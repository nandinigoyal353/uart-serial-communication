==> flow/design.v <==
module uart_tx (
    input clk,
    input rst,
    input tx_start,
    input [7:0] tx_data,
    input tick,
    output reg tx,
    output reg tx_busy
);
    reg [3:0] state;
    reg [3:0] bit_index;
    reg [9:0] shift_reg;
    always @(posedge clk or posedge rst) begin
        if (rst) begin
            state <= 0;
            tx <= 1;
            tx_busy <= 0;
        end else begin
            case(state)
                0: begin
                    tx <= 1;
                    tx_busy <= 0;
                    if (tx_start) begin
                        shift_reg <= {1'b1, tx_data, 1'b0};  
                        bit_index <= 0;
                        tx_busy <= 1;
                        state <= 1;
                    end
                end
                1: begin
                    if (tick) begin
                        tx <= shift_reg[bit_index];
                        bit_index <= bit_index + 1;
                        if (bit_index == 9)
                            state <= 2;
                    end
                end
                2: begin
                    if (tick) begin
                        tx <= 1;
                        tx_busy <= 0;
                        state <= 0;
                    end
                end
            endcase
        end
    end
endmodule
# --- Tool chain data of uart_tx ---
# What the tools print for uart_tx, step after step.
# Line numbers count from 1 in the design file above.
# Cell names lack the library's common part.
inputs:
  top: "uart_tx"
  clock_port: "clk"
  lib: "sky130hd"
  corner: "tt_025C_1v80"

# --- Word level ---
# Counts by Yosys on the flattened word-level netlist (proc, flatten, opt, wreduce; memories kept). Register bits leave out memories and registers merged into their read ports (data or address). Print and check cells are left out. Cells with the same type and inputs are merged into one.
op_classes:
  add_sub_neg: 1
  multipliers: 0
  n_div: 0
  cmp: 0
  n_eq: 7
  n_shift: 1
  muxes: 14
  bitwise: 1
  reduce_logical: 9
ops:
  columns: ["op", "n"]
  rows:
  - ["two-way mux 4 bit", 6]
  - ["case mux 4 bit (select 3 bit)", 1]
  - ["indexed select 10 x 4 -> 1 bit", 1]
  - ["!= test 2 bit with constant B", 4]
  - ["case mux 4 bit (select 2 bit)", 1]
  - ["AND reduction 3 bit", 2]
  - ["AND reduction 5 bit", 1]
  - ["nonzero test 2 bit", 2]
  - ["adder 4 x 1 -> 4 bit with constant B", 1]
  - ["== test 4 x 1 -> 1 bit with constant B", 1]
  - ["== test 4 x 2 -> 1 bit with constant B", 1]
  - ["== test 4 bit with constant B", 1]
  - ["logical NOT 4 bit", 1]
  - ["AND reduction 4 bit", 1]
  - ["two-way mux 1 bit", 4]
  - ["nonzero test 3 bit", 1]
  - ["case mux 1 bit (select 3 bit)", 1]
  - ["AND reduction 2 bit", 1]
  - ["case mux 1 bit (select 2 bit)", 1]
  - ["NOT 1 bit", 1]
word_totals:
  register_bits: 18
  latch_bits: 0
  ram_bits: 0
  romBits: 0
  clocked_rd_ports_x_width: 0
  n_memories: 0
  inputBits: 12
  output_inout_bits: 2
  word_cells: 38

# --- Logic depth ---
# Longest topological path by Yosys (ltp), each cell counted once; first at word level (registers and memories cut), then after technology mapping (sequential cells cut; the memories' decode and read muxes count).
logic_depth:
  depth_word: 4
  abc_area: 0
  mapped_depth: 5
  mapped_depth_nobuf: 5

# --- Netlist ---
# Yosys stat after the flow's synthesis: flattened, memories mapped to cells. It holds for the ABC_AREA given above (unset counts as 0); a run with the other value may have another netlist.
types:
  columns: ["type", "n", "type_area_um2"]
  rows:
  - ["edfxtp_1", 12, 360.346]
  - ["dfrtp_1", 3, 75.072]
  - ["dfstp_2", 2, 52.55]
  - ["mux2i_1", 3, 30.029]
  - ["ha_1", 2, 25.024]
  - ["o21ai_0", 5, 25.024]
  - ["inv_1", 4, 15.014]
  - ["mux2_4", 1, 15.014]
  - ["nand2_1", 4, 15.014]
  - ["and2_1", 2, 12.512]
  - ["buf_6", 1, 11.261]
  - ["a21oi_1", 2, 10.01]
  - ["nand3_1", 2, 10.01]
  - ["a41oi_1", 1, 8.758]
  - ["and2b_2", 1, 8.758]
  - ["o2bb2ai_1", 1, 8.758]
  - ["xnor2_1", 1, 8.758]
  - ["xor2_1", 1, 8.758]
# Not listed: further types 11, cells in them 13.
synth_totals:
  mapped_cells: 61
  area_um2: 779.5
  seqArea_um2: 488.0
  flip_flops: 17
  n_buf: 3

# --- Worst setup path after synthesis ---
# OpenSTA on the mapped netlist: ideal clock, no wires. The path of least setup slack (recovery checks aside). Input and output delay are each 20% of the period. Register names are those of the netlist, which keeps one name where synthesis merged equal registers.
synth_timing:
  kind: "register to register"
  start: "register bit_index[0]"
  end: "register tx"
  clock_period_ns: 1.49
  setup_time_ns: 0.100
  t_first_pin_ns: 0.000
  arrival_ns: 1.331
  required_time_ns: 1.390
  slack_ns: 0.059
  delay_ns: 1.431
  driving_pins: 6
  path_buffers: 1
  synth_period_reached_ns: 1.431
# "delay_ns" is the arrival time less input delay plus setup time.
# "driving_pins": output pins that drive a net of the path, with the launching flip-flop's if there is one; two outputs of one cell count as two.
# "synth_period_reached_ns" is the clock period less the worst setup slack; recovery checks do not enter. This is arithmetic on one report: input and output delays are still those of the set period (20% each).
# Between the ends stands the longest chain of elaborated cells between them, by number of cells; it is not shown to be the way that was timed. Of several equally long chains one is given.
# Each line given opens the expression or statement behind the cell; cells for indexed reads and writes are added by Yosys, which also makes memories of some case tables.
# A register here has more assigning lines than the two given.
synth_between:
  path_cell_list: "edfxtp_1 -> buf_6 -> mux2_4 -> or3_1 -> o211ai_1 -> a41oi_1"
  elab_chain_len: 3
  cone_cells: 3
  lines_between: 3
  cone_classes: "shift (1); mux (2)"
synth_lines:
  columns: ["element", "line_no", "rtl"]
  rows:
  - ["from (decl)", 11, "reg [3:0] bit_index;"]
  - ["from (assign)", 25, "bit_index <= 0;"]
  - ["from (assign)", 33, "bit_index <= bit_index + 1;"]
  - ["indexed select 10 x 4 -> 1 bit", 32, "tx <= shift_reg[bit_index];"]
  - ["two-way mux 1 bit", 31, "if (tick) begin"]
  - ["case mux 1 bit (select 3 bit)", 19, "case(state)"]
  - ["to (assign)", 21, "tx <= 1;"]
  - ["to (assign)", 32, null]
  - ["to (decl)", 7, "output reg tx,"]

# --- Worst path after layout ---
# Path of least setup slack in the final report of job 1 (OpenROAD, finished layout, wires in). Where an end is a register, its clock arrival counts in the times.
layout_timing:
  kind: "register to register"
  start: "register bit_index[0]"
  end: "register tx"
  clock_period_ns: 1.53
  setup_time_ns: 0.08
  t_first_pin_ns: 0.28
  arrival_ns: 1.57
  required_time_ns: 1.72
  slack_ns: 0.15
  driving_pins: 5
  path_buffers: 0
# Between the ends stands the longest chain of elaborated cells between them, by number of cells; it is not shown to be the way that was timed. Of several equally long chains one is given.
# A register here has more assigning lines than the two given.
layout_between:
  path_cell_list: "edfxtp_1 -> mux2_4 -> or3_1 -> o211ai_1 -> a41oi_1"
  elab_chain_len: 3
  cone_cells: 3
  lines_between: 3
  cone_classes: "shift (1); mux (2)"
layout_lines:
  columns: ["element", "line_no", "rtl"]
  rows:
  - ["from (decl)", 11, "reg [3:0] bit_index;"]
  - ["from (assign)", 25, "bit_index <= 0;"]
  - ["from (assign)", 33, "bit_index <= bit_index + 1;"]
  - ["indexed select 10 x 4 -> 1 bit", 32, "tx <= shift_reg[bit_index];"]
  - ["two-way mux 1 bit", 31, "if (tick) begin"]
  - ["case mux 1 bit (select 3 bit)", 19, "case(state)"]
  - ["to (assign)", 21, "tx <= 1;"]
  - ["to (assign)", 32, null]
  - ["to (decl)", 7, "output reg tx,"]

Wiki page: uart_tx / flow data

Measured data: module uart_tx, platform sky130hd, 2 stored runs of the flow under differing settings, order arbitrary. Input and output delays are each 20% of the period that was set; the output load is 0.01 pF.
"achieved_clock_period_ns" = clock period - worst setup slack. The figure is calculated, with input and output delays left at 20% of the set period.
"worst_path_ns" means the part of the period allowed to the worst setup path (the constraints hold back 20% at inputs and 20% at outputs) less its slack; where the path has registers, the arrival times of their clocks count too.
"totalPower_w": no workload was simulated; the value follows from the tool's default switching activity.

--- job 1 ---
==> flow/run.sh <==
#!/bin/bash
# the make line also repeats the synthesis and layout settings of config.mk as NAME=value (left out here)
make -C /OpenROAD-flow-scripts/flow DESIGN_CONFIG=/design/flow/config.mk WORK_HOME=/design/flow/orfs CLKGATE_MAP_FILE= finish
==> flow/config.mk <==
export PLATFORM = sky130hd
export DESIGN_NAME = uart_tx
export DESIGN_NICKNAME = uart_tx
export VERILOG_FILES = /design/flow/design.v
export SDC_FILE = /design/flow/constraint.sdc
export NUM_CORES = 4
export LEC_CHECK = 0
export CAP_MARGIN = 20
export CORE_MARGIN = 2
export CORE_UTILIZATION = 40
export SETUP_SLACK_MARGIN = 0.25
export SLEW_MARGIN = 20
==> flow/constraint.sdc <==
create_clock -name core_clock -period 1.53 [get_ports {clk}]
set_input_delay 0.3060 -clock core_clock [delete_from_list [all_inputs] [get_ports {clk}]]
set_output_delay 0.3060 -clock core_clock [all_outputs]
set_load 0.01 [all_outputs]

==> results, as YAML <==
results:
  totalPower_w: 0.0012
  yosys.chip_area_um2: 779.5
  achieved_clock_period_ns: 1.380
  die_area_um2: 2317.9
  final_stdcell_area_um2: 1042.2
  worst_path_ns: 1.38
  worst_setup_path_type: "register to register"
  total_negative_slack_ns: 0.000
  finalUtil_frac: 0.585
  fin_ws_ns: 0.150

--- job 2 ---
==> flow/run.sh <==
#!/bin/bash
# the make line also repeats the synthesis and layout settings of config.mk as NAME=value (left out here)
make -C /OpenROAD-flow-scripts/flow DESIGN_CONFIG=/design/flow/config.mk WORK_HOME=/design/flow/orfs CLKGATE_MAP_FILE= finish
==> flow/config.mk <==
export PLATFORM = sky130hd
export DESIGN_NAME = uart_tx
export DESIGN_NICKNAME = uart_tx
export VERILOG_FILES = /design/flow/design.v
export SDC_FILE = /design/flow/constraint.sdc
export NUM_CORES = 4
export LEC_CHECK = 0
export ABC_AREA = 1
export CAP_MARGIN = 20
export CORE_MARGIN = 2
export CORE_UTILIZATION = 47
export CTS_CLUSTER_SIZE = 85
export GPL_ROUTABILITY_DRIVEN = 1
export GPL_TIMING_DRIVEN = 0
export MAX_ROUTING_LAYER = met4
export MIN_ROUTING_LAYER = met2
export PLACE_DENSITY = 0.88
export SLEW_MARGIN = 5
==> flow/constraint.sdc <==
create_clock -name core_clock -period 0.877 [get_ports {clk}]
set_input_delay 0.1754 -clock core_clock [delete_from_list [all_inputs] [get_ports {clk}]]
set_output_delay 0.1754 -clock core_clock [all_outputs]
set_load 0.01 [all_outputs]

==> results, as YAML <==
results:
  totalPower_w: 0.003023
  yosys.chip_area_um2: 793.3
  achieved_clock_period_ns: 1.334
  die_area_um2: 2032.2
  final_stdcell_area_um2: 1224.9
  worst_path_ns: 1.16
  worst_setup_path_type: "input to register"
  total_negative_slack_ns: -7.877
  finalUtil_frac: 0.795
  fin_ws_ns: -0.457

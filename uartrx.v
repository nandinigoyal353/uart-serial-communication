==> flow/design.v <==
module uart_rx (
    input clk,
    input rst,
    input rx,
    input tick,
    output reg [7:0] rx_data,
    output reg rx_done
);
    reg [3:0] bit_index;
    reg [7:0] data_reg;
    reg [1:0] state;
    always @(posedge clk or posedge rst) begin
        if (rst) begin
            bit_index <= 0;
            data_reg <= 0;
            rx_data <= 0;
            rx_done <= 0;
            state <= 0;
        end else begin
            rx_done <= 0;
            case(state)
                0: begin  
                    if (~rx) state <= 1;
                end
                1: begin  
                    if (tick) begin
                        data_reg[bit_index] <= rx;
                        bit_index <= bit_index + 1;
                        if (bit_index == 7) begin
                            state <= 2;
                            bit_index <= 0;
                        end
                    end
                end
                2: begin  
                    if (tick) begin
                        rx_data <= data_reg;
                        rx_done <= 1;
                        state <= 0;
                    end
                end
            endcase
        end
    end
endmodule
# Reports on uart_rx
# The steps from the RTL of uart_rx to its reports follow in flow order.
# Line numbers count from 1 in the design file above.
# Operators: Yosys type, input widths -> output width; for muxes data width and select width s.
# The mark n/a stands for no value.
[setup] top="uart_rx" clock_port="clk" lib="sky130hd" lib_corner="tt_025C_1v80"

# Elaborated design
# Counts by Yosys on the flattened word-level netlist (proc, flatten, opt, wreduce; memories kept). Register bits leave out memories and registers merged into their read ports (data or address). Print and check cells are left out. Cells with the same type and inputs are merged into one.
[bits] register_bits=23 latchBits=0 ramBits=0 rom_bits=0 clocked_rd_ports_x_width=0 memories=0 in_bits=4 output_inout_bits=9 word_cells=32
[classes] n_addsub=2 n_mul=0 n_div=0 compare=0 eq_ne=7 shifts=2 mux=8 bitwise=3 n_reduce_logical=5
[op_table] cell="$shift 1x5->8" count=1
[op_table] cell="$shift 1x5->8 const A" count=1
[op_table] cell="$ne 2x2->1 const B" count=4
[op_table] cell="$and 8x8->8" count=1
[op_table] cell="$or 8x8->8" count=1
[op_table] cell="$not 8->8" count=1
[op_table] cell="$mux 2" count=4
[op_table] cell="$pmux 2 s3" count=1
[op_table] cell="$neg 4->5" count=1
[op_table] cell="$reduce_and 5->1" count=1
[op_table] cell="$reduce_and 2->1" count=2
[op_table] cell="$add 4x1->4 const B" count=1
[op_table] cell="$eq 4x3->1 const B" count=1
[op_table] cell="$mux 4" count=1
[op_table] cell="$reduce_bool 3->1" count=1
[op_table] cell="$eq 2x1->1 const B" count=1
[op_table] cell="$eq 2x2->1 const B" count=1
[op_table] cell="$logic_not 2->1" count=1
[op_table] cell="$mux 1" count=2

# Longest topological paths
# Depth = most cells in a row (Yosys ltp): at word level without a register or memory, in the mapped netlist without a sequential cell, where the memories' decode and read muxes count.
[depth] word_depth=5 ABC_AREA=0 depth_mapped=7 mapped_depth_nobuf=6

# Mapped cells and area
# The flow's flattened synthesis, as Yosys stat reports it; memories are mapped. The netlist is that of the ABC_AREA named above (0 if unset); the other value can give another one.
[by_type] cell="sky130_fd_sc_hd__dfrtp_1" count=23
[by_type] cell="sky130_fd_sc_hd__mux2_2" count=9
[by_type] cell="sky130_fd_sc_hd__ha_1" count=5
[by_type] cell="sky130_fd_sc_hd__o2bb2ai_1" count=7
[by_type] cell="sky130_fd_sc_hd__nand2_1" count=14
[by_type] cell="sky130_fd_sc_hd__nand3_1" count=6
[by_type] cell="sky130_fd_sc_hd__dfstp_2" count=1
[by_type] cell="sky130_fd_sc_hd__o21ai_0" count=5
[by_type] cell="sky130_fd_sc_hd__buf_6" count=2
[by_type] cell="sky130_fd_sc_hd__inv_1" count=6
[by_type] cell="sky130_fd_sc_hd__nor4_4" count=1
[by_type] cell="sky130_fd_sc_hd__xnor2_1" count=2
[by_type] cell="sky130_fd_sc_hd__mux2_4" count=1
[by_type] cell="sky130_fd_sc_hd__nand3b_1" count=2
[by_type] cell="sky130_fd_sc_hd__nor4b_2" count=1
[by_type] cell="sky130_fd_sc_hd__nor4_2" count=1
[by_type] cell="sky130_fd_sc_hd__and4_1" count=1
[by_type] cell="sky130_fd_sc_hd__o31a_1" count=1
# Not listed: further types 8, cells in them 9.
[synth_totals] cells=97 area_um2=1144.8 ff_cells=24

# Worst setup path after synthesis
# Source: OpenSTA report_checks on the synthesized netlist (no wires, ideal clock, input and output delay 20% of the period each), path of least setup slack; recovery checks are left aside. Register names are those of the netlist, which keeps one name where synthesis merged equal registers.
[synth_timing] kind="register -> register" start="register bit_index[0]" end="register data_reg[0]" tclk_ps=2400 setup_time_ps=125 t_arrival_ps=1648 t_required_ps=2275 slack_ps=628 delay_ps=1773 path_stages=7 path_buffers=1 period_less_setup_slack_ps=1772
# "delay_ps" = arrival - input delay + setup time.
# "path_stages" counts driving pins, that of a launching flip-flop among them; a cell with two outputs on the path counts twice.
# "period_less_setup_slack_ps" = period - worst setup slack (recovery checks aside). The figure is calculated, with input and output delays left at 20% of the set period.
# The rows between start and end are the longest chain of elaborated cells between them; the timing report does not say that the signal goes this way. Where chains are equally long, one stands for them.
# A line is the first line of the expression or statement that the cell stems from. Yosys adds cells for indexed reads and writes and turns some case tables into memories.
# At most two assigning lines are given for a register; there are more.
[synth_between] path_cell_list="sky130_fd_sc_hd__dfrtp_1 > sky130_fd_sc_hd__buf_6 > sky130_fd_sc_hd__inv_1 > sky130_fd_sc_hd__ha_1 > sky130_fd_sc_hd__nor3_1 > sky130_fd_sc_hd__and4_1 > sky130_fd_sc_hd__mux2_2" elab_chain_cells=5 cone_cells=6 cone_lines=1
[synth_lines] item="start, declared" line=9 source="reg [3:0] bit_index;"
[synth_lines] item="start, assigned" line=14 source="bit_index <= 0;"
[synth_lines] item="start, assigned" line=28 source="bit_index <= bit_index + 1;"
[synth_lines] item="$neg 4->5" line=27 source="data_reg[bit_index] <= rx;"
[synth_lines] item="$shift 1x5->8" line=27
[synth_lines] item="$not 8->8" line=27
[synth_lines] item="$and 8x8->8" line=27
[synth_lines] item="$or 8x8->8" line=27
[synth_lines] item="end, assigned" line=15 source="data_reg <= 0;"
[synth_lines] item="end, assigned" line=27
[synth_lines] item="end, declared" line=10 source="reg [7:0] data_reg;"

# Worst path after layout
# Path of least setup slack in the final report of run 1 (OpenROAD, finished layout, wires in). Where an end is a register, its clock arrival counts in the times.
# The report prints the path's times to 10 ps; the period is as set.
[layout_timing] kind="register -> register" start="register bit_index[1]" end="register data_reg[4]" tclk_ps=1310 setup_time_ps=100 t_arrival_ps=1700 t_required_ps=1510 slack_ps=-190 path_stages=5 path_buffers=0
# The rows between start and end are the longest chain of elaborated cells between them; the timing report does not say that the signal goes this way. Where chains are equally long, one stands for them.
# At most two assigning lines are given for a register; there are more.
[layout_between] path_cell_list="sky130_fd_sc_hd__dfrtp_2 > sky130_fd_sc_hd__o31a_1 > sky130_fd_sc_hd__nor2_2 > sky130_fd_sc_hd__nand3_1 > sky130_fd_sc_hd__mux2_4" elab_chain_cells=5 cone_cells=6 cone_lines=1
[layout_lines] item="start, declared" line=9 source="reg [3:0] bit_index;"
[layout_lines] item="start, assigned" line=14 source="bit_index <= 0;"
[layout_lines] item="start, assigned" line=28 source="bit_index <= bit_index + 1;"
[layout_lines] item="$neg 4->5" line=27 source="data_reg[bit_index] <= rx;"
[layout_lines] item="$shift 1x5->8" line=27
[layout_lines] item="$not 8->8" line=27
[layout_lines] item="$and 8x8->8" line=27
[layout_lines] item="$or 8x8->8" line=27
[layout_lines] item="end, assigned" line=15 source="data_reg <= 0;"
[layout_lines] item="end, assigned" line=27
[layout_lines] item="end, declared" line=10 source="reg [7:0] data_reg;"

--- measured runs ---
Record of 2 stored runs of the RTL-to-layout flow on uart_rx, platform sky130hd. The runs are unordered. Constraints: input delay and output delay 20% of the set period each, output load 0.01 pF.
"worst_setup_path_time_ps" means the part of the period allowed to the worst setup path (the constraints hold back 20% at inputs and 20% at outputs) less its slack; where the path has registers, the arrival times of their clocks count too.
By "totalPower_uw" is meant OpenSTA's value without simulated activity: inputs other than the clock are taken to toggle once in ten clock periods, and the tool carries that through the logic.
"worst_setup_path_time_ps" is known to 10 ps.

[flow] run 1: files
==> flow/run.sh <==
#!/bin/bash
# the make line also repeats the synthesis and layout settings of config.mk as NAME=value (left out here)
make -C /OpenROAD-flow-scripts/flow DESIGN_CONFIG=/design/flow/config.mk WORK_HOME=/design/flow/orfs CLKGATE_MAP_FILE= finish
==> flow/config.mk <==
export PLATFORM = sky130hd
export DESIGN_NAME = uart_rx
export DESIGN_NICKNAME = uart_rx
export VERILOG_FILES = /design/flow/design.v
export SDC_FILE = /design/flow/constraint.sdc
export NUM_CORES = 4
export LEC_CHECK = 0
export CAP_MARGIN = 20
export CORE_MARGIN = 2
export CORE_UTILIZATION = 40
export SLEW_MARGIN = 20
==> flow/constraint.sdc <==
create_clock -name core_clock -period 1.31 [get_ports {clk}]
set_input_delay 0.2620 -clock core_clock [delete_from_list [all_inputs] [get_ports {clk}]]
set_output_delay 0.2620 -clock core_clock [all_outputs]
set_load 0.01 [all_outputs]

[flow] run 1: metrics
[metrics] yosys_chip_area_um2 = 1144.8
[metrics] total_die_area_um2 = 3306.2
[metrics] stdcell_area_um2 = 1651.6
[metrics] finish.utilization_frac = 0.604
[metrics] setup_ws_ps = -190
[metrics] final_setup_tns_ps = -1437
[metrics] totalPower_uw = 3731
[metrics] worst_setup_path_time_ps = 1500
[metrics] worstPathKind = register -> register

[flow] run 2: files
==> flow/run.sh <==
#!/bin/bash
# the make line also repeats the synthesis and layout settings of config.mk as NAME=value (left out here)
make -C /OpenROAD-flow-scripts/flow DESIGN_CONFIG=/design/flow/config.mk WORK_HOME=/design/flow/orfs CLKGATE_MAP_FILE= finish
==> flow/config.mk <==
export PLATFORM = sky130hd
export DESIGN_NAME = uart_rx
export DESIGN_NICKNAME = uart_rx
export VERILOG_FILES = /design/flow/design.v
export SDC_FILE = /design/flow/constraint.sdc
export NUM_CORES = 4
export LEC_CHECK = 0
export CAP_MARGIN = 35
export CELL_PAD_IN_SITES_DETAIL_PLACEMENT = 1
export CORE_ASPECT_RATIO = 0.85
export CORE_MARGIN = 10
export CORE_UTILIZATION = 63
export CTS_CLUSTER_DIAMETER = 244
export GPL_TIMING_DRIVEN = 1
export PLACE_DENSITY_LB_ADDON = 0.14
export SETUP_SLACK_MARGIN = 0.42
export SLEW_MARGIN = 25
export TNS_END_PERCENT = 20
==> flow/constraint.sdc <==
create_clock -name core_clock -period 1.52 [get_ports {clk}]
set_input_delay 0.3040 -clock core_clock [delete_from_list [all_inputs] [get_ports {clk}]]
set_output_delay 0.3040 -clock core_clock [all_outputs]
set_load 0.01 [all_outputs]

[flow] run 2: incomplete, placement halted on DPL-0033
--- end ---
